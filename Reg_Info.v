==> flow/design.v <==
`timescale 1ns / 1ps
module Reg_info(
	 input wire clk,
	 input wire clr,
	 input wire estado,
    input wire [47:0] dato_user,
	 input wire [47:0] dato_rtc,
    output reg [47:0] almacenamiento
    );
always @ (posedge clk) begin
	if (clr) begin
		almacenamiento <= 48'b0;
	end
	else if (estado) begin
		almacenamiento <= dato_user;
	end
	else begin
		almacenamiento <= dato_rtc;
	end
end
endmodule
# Reports on Reg_info
# What the tools print for Reg_info, step after step.
# Line numbers count from 1 in the design file above.
# Operators carry their Yosys type and port widths (W data, S select, Z words).
# Library cell names are shortened.
# A cell with n/a has no value.
# setup
design,Reg_info
clock,clk
lib,sky130hd
corner,tt_025C_1v80

# Word-level counts
# Counts by Yosys on the flattened word-level netlist (proc, flatten, opt, wreduce; memories kept). Register bits leave out memories and registers merged into their read ports (data or address); mux counts leave out enables and synchronous resets folded into registers. Print and check cells are left out. Cells with the same type and inputs are merged into one.
# bits
register_bits,48
latchBits,0
ramBits,0
romBits,0
clocked_rd_ports_x_width,0
mem_count,0
inputBits,99
out_inout_bits,48
elab_cells,2
# classes
addsub,0
multipliers,0
n_div,0
cmp,0
equal,0
shift,0
muxes,1
n_logic,0
n_reduce_logical,0
# ops
op,count
$mux W48,1

# Logic depth
# Yosys ltp: most cells in a row. Word level: on the elaborated netlist, between registers, memories and ports. Mapped: between sequential cells and ports; inverters and the memories' decode and read muxes count.
# depth
depth_word,1
abc_area,0
mapped_depth,5
mapped_depth_nobuf,2

# After synthesis
# Yosys stat after the flow's synthesis: flattened, memories mapped to cells. It holds for the ABC_AREA given above (unset counts as 0); a run with the other value may have another netlist.
# The area totals of this step are shown rounded.
# mapped
stdcells,155
mapped_area_um2,1729
seqArea_um2,960.9
ffs,48
n_buf,11
# by_type
cell,count,type_area_um2
dfxtp_1,48,960.922
mux2i_1,48,480.461
nor2_1,48,180.173
buf_12,3,60.058
buf_4,2,15.014
buf_6,1,11.261
clkbuf_1,3,11.261
buf_2,2,10.01

# Path before layout
# OpenSTA on the mapped netlist: ideal clock, no wires. The path of least setup slack (recovery checks aside). Input and output delay are each 20% of the period. Register names are those of the netlist, which keeps one name where synthesis merged equal registers.
# synth_path
kind,in2reg
startpoint,input estado
endpoint,register almacenamiento[26]
clock_period_ns,0.997
in_delay_ns,0.199
setup_ns,0.117
t_first_pin_ns,0.199
arrival_time_ns,0.758
required_time_ns,0.880
path_slack_ns,0.122
delay_ns,0.676
path_stages,5
n_path_buf,3
synth_period_reached_ns,0.875
# "delay_ns" = arrival - input delay + setup time.
# "path_stages": output pins that drive a net of the path, with the launching flip-flop's if there is one; two outputs of one cell count as two.
# "synth_period_reached_ns" is the clock period less the worst setup slack; recovery checks do not enter. This is arithmetic on one report: input and output delays are still those of the set period (20% each).
# The rows between start and end are the longest chain of elaborated cells between them; the timing report does not say that the signal goes this way. Where chains are equally long, one stands for them.
# Each line given opens the expression or statement behind the cell; cells for indexed reads and writes are added by Yosys, which also makes memories of some case tables.
# At most two assigning lines are given for a register; there are more.
# synth_between
cell_sequence,buf_6 > buf_12 > buf_12 > mux2i_1 > nor2_1
elab_chain_cells,1
cells_between,1
cone_lines,1
classes_between,mux (1)
# synth_lines
element,line_no,text
"start, declared",5,"input wire estado,"
$mux W48,14,else if (estado) begin
"end, assigned",15,almacenamiento <= dato_user;
"end, assigned",18,almacenamiento <= dato_rtc;
"end, declared",8,output reg [47:0] almacenamiento

# Worst path after layout
# Path of least setup slack in the final report of run 2 (OpenROAD, finished layout, wires in). Where an end is a register, its clock arrival counts in the times.
# layout_path
kind,reg2out
startpoint,register almacenamiento[28]
endpoint,output almacenamiento[28]
clock_period_ns,1.71
out_delay_ns,0.34
t_first_pin_ns,0.29
arrival_time_ns,1.16
required_time_ns,1.37
path_slack_ns,0.21
path_stages,2
n_path_buf,1
# At most two assigning lines are given for a register; there are more.
# layout_between
cell_sequence,dfxtp_1 > clkdlybuf4s50_1
elab_chain_cells,0
cells_between,0
cone_lines,0
# layout_lines
element,line_no,text
"start, declared",8,output reg [47:0] almacenamiento
"start, assigned",15,almacenamiento <= dato_user;
"start, assigned",18,almacenamiento <= dato_rtc;
"end, declared",8,

# Below are 2 stored runs of the flow (Yosys, OpenROAD; platform sky130hd) on Reg_info, each with its settings and what was measured, unordered. Constraints: input delay and output delay 20% of the set period each, output load 0.01 pF.
# "achieved_period_ns": clock period set for the run, less the worst setup slack. It is reckoned from that one timing run; input and output delays stay at 20% of the period that was set.
# "timing.worst_path_ns": the worst setup path's part of the clock period (all of it between registers, 20% less for each end at a port) less its slack. A launch clock that arrives late makes it longer, a capture clock that arrives late makes it shorter.
# "power_total_uw" is the tool's figure for a default switching activity; nothing was simulated.
# Values from the reports are rounded here.
# A setting shown as . is not set for that run.
# Among the results, . means that no value is shown for the run.
run name,period_ns,CORE_UTILIZATION,SETUP_SLACK_MARGIN,PLACE_DENSITY,CORE_MARGIN,CELL_PAD_IN_SITES_GLOBAL_PLACEMENT,TNS_END_PERCENT,GPL_TIMING_DRIVEN,GPL_ROUTABILITY_DRIVEN,SLEW_MARGIN,CAP_MARGIN,PLACE_DENSITY_LB_ADDON,CELL_PAD_IN_SITES_DETAIL_PLACEMENT,CTS_CLUSTER_SIZE,CTS_CLUSTER_DIAMETER,power_total_uw,final_die_area_um2,worst_hold_slack_ns,yosys_chip_area_um2,achieved_period_ns,final_setup_tns_ns,post_route_stdcell_area_um2,worstSetupSlack_ns,timing.worst_path_ns,critical_path_kind,finalUtil_frac
run 1,0.884,58,0.16,0.93,4,3,50,0,0,30,20,.,.,.,.,.,.,.,.,.,.,.,.,.,.,.
run 2,1.71,17,.,.,4,.,5,0,.,20,20,0.01,0,37,188,2498,11850,0.435,1729,1.502,0.000,3427,0.208,1.16,reg2out,0.349
# Run 1: did not finish, placement stopped with GPL-0301
